==> flow/design.v <==
module gcd2(
    input clk,
    input rst,
    input start,
    input [15:0] a_in,
    input [15:0] b_in,
    output reg valid,
    output reg [15:0] out
);
    localparam IDLE    = 3'd0;
    localparam COMPARE = 3'd1;
    localparam A_GT_B  = 3'd2;
    localparam B_GT_A  = 3'd3;
    localparam EQUAL   = 3'd4;
    reg [2:0] state, nxt_state;
    reg [15:0] a, b;
    reg signed [16:0] y;
    always @(posedge clk) begin
        if (rst) begin
            state <= IDLE;
            a <= 0;
            b <= 0;
            valid <= 0;
            out <= 0;
        end else begin
            state <= nxt_state;
            case (state)
                IDLE: begin
                    valid <= 0;
                    if (start) begin
                        a <= a_in;
                        b <= b_in;
                    end
                end
                A_GT_B: begin
                    a <= a - b;
                end
                B_GT_A: begin
                    b <= b - a;
                end
                EQUAL: begin
                    valid <= 1;
                    valid <= 1;
                    if (a == 0 || b == 0)
                        out <= 0;
                    else
                        out <= a;
                end
                default: ;
            endcase
        end
    end
    always @(*) begin
        nxt_state = state;
        y = $signed({1'b0, a}) - $signed({1'b0, b});
        case (state)
            IDLE: begin
                if (start)
                    nxt_state = COMPARE;
            end
            COMPARE: begin
                if(a == 0 || b == 0) 
                    nxt_state = EQUAL;
                else if (y > 0)
                    nxt_state = A_GT_B;
                else if (y < 0)
                    nxt_state = B_GT_A;
                else
                    nxt_state = EQUAL;
            end
            A_GT_B,
            B_GT_A: begin
                nxt_state = COMPARE;
            end
            EQUAL: begin
                nxt_state = IDLE;
            end
            default: nxt_state = IDLE;
        endcase
    end
endmodule
module gcd3_top (
    input  wire clk,
    input  wire reset,
    input  wire start,
    input  wire [15:0] A,
    input  wire [15:0] B,
    input  wire [15:0] C,
    output reg valid,
    output reg [15:0] D
);
    reg s;
    reg start_gcd;
    wire valid_gcd;
    wire [15:0] gcd_out;
    reg [15:0] in1, in2;
    reg [15:0] result_ab;
    always @(*) begin
        if (s == 0) begin
            in1 = A;
            in2 = B;
        end else begin
            in1 = result_ab;
            in2 = C;
        end
    end
    localparam IDLE = 2'd0,
               FIRST_PASS = 2'd1,
               SECOND_PASS = 2'd2,
               DONE = 2'd3;
    reg [1:0] state, next_state;
    always @(posedge clk) begin
        if (reset) begin
            state <= IDLE;
            start_gcd <= 0;
            s <= 0;
            result_ab <= 0;
            valid <= 0;
            D <= 0;
        end else begin
            state <= next_state;
            case (state)
                IDLE: begin
                    valid <= 0;
                    if (start) begin
                        start_gcd <= 1;
                        s <= 0;
                    end
                end
                FIRST_PASS: begin
                    start_gcd <= 0;
                    if (valid_gcd) begin
                        result_ab <= gcd_out;
                        start_gcd <= 1;
                        s <= 1;
                    end
                end
                SECOND_PASS: begin
                    start_gcd <= 0;
                    if (valid_gcd) begin
                        D <= gcd_out;
                        valid <= 1;
                    end
                end
                DONE: begin
                    start_gcd <= 0;
                    s <= 0;
                end
            endcase
        end
    end
    always @(*) begin
        next_state = state;
        case (state)
            IDLE: if (start) next_state = FIRST_PASS;
            FIRST_PASS: if (valid_gcd) next_state = SECOND_PASS;
            SECOND_PASS: if (valid_gcd) next_state = DONE;
            DONE: next_state = IDLE;
        endcase
    end
    gcd2 cal(
        .clk(clk),
        .rst(reset),
        .start(start_gcd),
        .a_in(in1),
        .b_in(in2),
        .valid(valid_gcd),
        .out(gcd_out)
    );
endmodule
Reports on gcd3_top:

What the tools print for gcd3_top, step after step.
Lines are those of the file above, counted from 1.
Library cell names are shortened.
A cell with - has no value.

* design top: gcd3_top
* clock input: clk
* standard-cell library: sky130hd
* corner: tt_025C_1v80

Word level:

Source: Yosys, flattened and elaborated, memories not mapped. Widths are those after wreduce. Registers that Yosys merges into a memory's read port (data or address) are not register bits. Print and check cells do not count.

* $add $sub $neg: 3
* magnitude comparators: 2
* equality and inequality tests: 11
* mux-type cells: 24
* reductions and logical operators: 21

Operators with widths (number)
* 2-to-1 mux 16 bit: 5
* parallel mux 16 bit (select 2 bit): 2
* subtractor 16 bit: 2
* zero test 16 bit: 2
* subtractor 16 x 16 -> 17 bit: 1
* greater-than comparator 17 x 1 -> 1 bit with constant B: 1
* less-than comparator 17 x 1 -> 1 bit with constant B: 1
* AND reduction 2 bit: 6
* 2-to-1 mux 3 bit: 4
* parallel mux 3 bit (select 3 bit): 1
* nonzero test 2 bit: 4
* parallel mux 2 bit (select 4 bit): 1
* == test 3 x 2 -> 1 bit with constant B: 2
* AND reduction 3 bit: 2
* nonzero test 3 bit: 2
* parallel mux 1 bit (select 3 bit): 2
* 2-to-1 mux 2 bit: 3
* != test 2 x 1 -> 1 bit with constant B: 2
* == test 2 bit with constant B: 2
* != test 2 bit with constant B: 2
* OR reduction 2 bit: 2
* parallel mux 1 bit (select 2 bit): 2
* 2-to-1 mux 1 bit: 4
* == test 3 x 1 -> 1 bit with constant B: 1
* == test 3 bit with constant B: 1
* zero test 3 bit: 1
* == test 2 x 1 -> 1 bit with constant B: 1
* zero test 2 bit: 1
* logical OR 1 bit: 1

* bits in registers: 89
* bits of input ports: 51
* output and inout port bits: 17
* cells after elaboration: 72

Logic depth:

Yosys ltp: most cells in a row. Word level: on the elaborated netlist, between registers, memories and ports. Mapped: between sequential cells and ports; inverters and the memories' decode and read muxes count.

* depth after elaboration: 6
* ABC_AREA: 1
* mapped depth: 17
* depth with buffers taken out: 16

Mapped cells and area:

Source: synth_stat.txt of the flow (Yosys; design flattened, memories mapped). It holds for the ABC_AREA given above (unset counts as 0); a run with the other value may have another netlist.
The area totals of this step are shown rounded.

Cell types
* dfxtp_1: number 93, area in all 1.86E+03 um^2
* nand2_1: number 155, area in all 581.808 um^2
* o21ai_0: number 87, area in all 435.418 um^2
* inv_1: number 113, area in all 424.157 um^2
* ha_1: number 31, area in all 387.872 um^2
* a21oi_1: number 74, area in all 370.355 um^2
* nor2_1: number 75, area in all 281.52 um^2
* nand3_1: number 43, area in all 215.206 um^2
* o211ai_1: number 16, area in all 120.115 um^2
* clkbuf_1: number 28, area in all 105.101 um^2
* or2_2: number 15, area in all 93.84 um^2
* a31oi_1: number 13, area in all 81.328 um^2
* nand2_2: number 11, area in all 68.816 um^2
* nor2_4: number 6, area in all 67.565 um^2
* o32ai_1: number 7, area in all 61.309 um^2
* a32o_1: number 5, area in all 50.048 um^2
* nor4_1: number 8, area in all 50.048 um^2
* nand4_1: number 7, area in all 43.792 um^2

Other cell types: 23; their cells: 46.

* cells in the netlist: 833
* synthesis area: 5600 um^2
* sequential part of the area: 1900 um^2
* mapped flip-flops: 93
* buffers: 34

Path before layout:

Source: OpenSTA report_checks on the synthesized netlist (no wires, ideal clock, input and output delay 20% of the period each), path of least setup slack; recovery checks are left aside. Register names are those of the netlist, which keeps one name where synthesis merged equal registers.

* path type: register to register
* start point: reg cal.a[0]
* end point: reg cal.state
* clock period: 4440 ps
* library setup time: 116 ps
* launch time at the first pin: 0 ps
* arrival: 1945 ps
* required time: 4324 ps
* path slack: 2379 ps
* path delay: 2061 ps
* stages on the path: 17
* buffers on the path: 0
* synthesis period reached: 2061 ps

"path delay" is the arrival time less input delay plus setup time.
"stages on the path": output pins that drive a net of the path, with the launching flip-flop's if there is one; two outputs of one cell count as two.
"synthesis period reached" is the clock period less the worst setup slack; recovery checks do not enter. This is arithmetic on one report: input and output delays are still those of the set period (20% each).
An end named without its bit number is one bit of that signal or, where synthesis recoded a state register, one of its new flip-flops.
At most two assigning lines are given for a register; there are more.

* cells stage by stage: dfxtp_1 > inv_1 > ha_1 > fa_1 > inv_1 > nand3_1 > nand2_1 > nand2_1 > nand2_1 > nand2_1 > nand2_1 > nand2_1 > nor2_1 > nand2_2 > nor2_4 > nand2_1 > and3_1

Ends and longest elaborated chain, post-synthesis
* from (decl): RTL line 16 `reg [15:0] a, b;`
* from (assign): RTL line 31 `a <= a_in;`
* from (assign): RTL line 36 `a <= a - b;`
* to (assign): RTL line 20 `state <= IDLE;`
* to (assign): RTL line 26 `state <= nxt_state;`
* to (decl): RTL line 15 `reg [2:0] state, nxt_state;`

No chain of elaborated cells between the ends is given.

Worst path after layout:

From the final timing report of stored run 1: the path of least setup slack in the routed layout; clock arrival at registers is part of the times.
The report prints the path's times to 10 ps; the period is as set.

* path type: register to register
* start point: reg cal.b[2]
* end point: reg cal.state
* clock period: 2230 ps
* library setup time: 90 ps
* launch time at the first pin: 370 ps
* arrival: 2750 ps
* required time: 2520 ps
* path slack: -230 ps
* stages on the path: 14
* buffers on the path: 1

An end named without its bit number is one bit of that signal or, where synthesis recoded a state register, one of its new flip-flops.
At most two assigning lines are given for a register; there are more.

* cells stage by stage: dfxtp_2 > inv_1 > ha_4 > buf_12 > nand2_1 > nor2_1 > nand3_1 > nand3_1 > nand2_1 > nand2_1 > nand3_2 > nor2_4 > nand2_2 > and3_4

Ends and longest elaborated chain, after layout
* from (decl): RTL line 16 `reg [15:0] a, b;`
* from (assign): RTL line 32 `b <= b_in;`
* from (assign): RTL line 39 `b <= b - a;`
* to (assign): RTL line 20 `state <= IDLE;`
* to (assign): RTL line 26 `state <= nxt_state;`
* to (decl): RTL line 15 `reg [2:0] state, nxt_state;`

No chain of elaborated cells between the ends is given.

==> results <==
Measured results for gcd3_top: 2 stored runs of the Yosys and OpenROAD flow on sky130hd. The settings differ; the order carries no meaning. The constraints put input and output delay at 20% of the set period each and load the outputs with 0.01 pF.
By "period achieved" is meant the clock period of the run minus its worst setup slack. This is arithmetic on one report: input and output delays are still those of the set period (20% each).
By "allowed time less slack (worst setup path)" is meant the share of the clock period that the worst setup path is allowed (20% is reserved at inputs, 20% at outputs), minus its slack. Clock arrival times at its registers enter into it.
"overall power": no workload was simulated; the value follows from the tool's default switching activity.
"allowed time less slack (worst setup path)" is known to 10 ps.
Values from the reports are rounded here.

### Stored run 1

==> flow/run.sh <==
#!/bin/bash
# the make line also repeats the synthesis and layout settings of config.mk as NAME=value (left out here)
make -C /OpenROAD-flow-scripts/flow DESIGN_CONFIG=/design/flow/config.mk WORK_HOME=/design/flow/orfs CLKGATE_MAP_FILE= finish
==> flow/config.mk <==
export PLATFORM = sky130hd
export DESIGN_NAME = gcd3_top
export DESIGN_NICKNAME = gcd3_top
export VERILOG_FILES = /design/flow/design.v
export SDC_FILE = /design/flow/constraint.sdc
export NUM_CORES = 4
export LEC_CHECK = 0
export ABC_AREA = 1
export CAP_MARGIN = 20
export CELL_PAD_IN_SITES_DETAIL_PLACEMENT = 2
export CORE_MARGIN = 8
export CORE_UTILIZATION = 29
export CTS_CLUSTER_DIAMETER = 85
export GPL_ROUTABILITY_DRIVEN = 1
export GPL_TIMING_DRIVEN = 1
export SLEW_MARGIN = 35
export TNS_END_PERCENT = 40
==> flow/constraint.sdc <==
create_clock -name core_clock -period 2.23 [get_ports {clk}]
set_input_delay 0.4460 -clock core_clock [delete_from_list [all_inputs] [get_ports {clk}]]
set_output_delay 0.4460 -clock core_clock [all_outputs]
set_load 0.01 [all_outputs]

Results of stored run 1:
- Period achieved: 2463 ps
- Worst hold slack: 500 ps
- Overall power: 6.9 mW
- Full die area: 24000 um^2
- Synthesized cell area: 5600 um^2
- Standard-cell area of the final layout: 7700 um^2
- Worst setup slack after layout: -230 ps
- Allowed time less slack (worst setup path): 2460 ps
- Critical path kind: register to register

### Stored run 2

==> flow/run.sh <==
#!/bin/bash
# the make line also repeats the synthesis and layout settings of config.mk as NAME=value (left out here)
make -C /OpenROAD-flow-scripts/flow DESIGN_CONFIG=/design/flow/config.mk WORK_HOME=/design/flow/orfs CLKGATE_MAP_FILE= finish
==> flow/config.mk <==
export PLATFORM = sky130hd
export DESIGN_NAME = gcd3_top
export DESIGN_NICKNAME = gcd3_top
export VERILOG_FILES = /design/flow/design.v
export SDC_FILE = /design/flow/constraint.sdc
export NUM_CORES = 4
export LEC_CHECK = 0
export CAP_MARGIN = 20
export CORE_MARGIN = 2
export CORE_UTILIZATION = 15
export SLEW_MARGIN = 20
==> flow/constraint.sdc <==
create_clock -name core_clock -period 3.25 [get_ports {clk}]
set_input_delay 0.6500 -clock core_clock [delete_from_list [all_inputs] [get_ports {clk}]]
set_output_delay 0.6500 -clock core_clock [all_outputs]
set_load 0.01 [all_outputs]

Results of stored run 2:
- Period achieved: 3065 ps
- Worst hold slack: 460 ps
- Overall power: 3.4 mW
- Full die area: 38000 um^2
- Synthesized cell area: 5500 um^2
- Standard-cell area of the final layout: 7000 um^2
- Worst setup slack after layout: 180 ps
- Allowed time less slack (worst setup path): 3070 ps
- Critical path kind: register to register
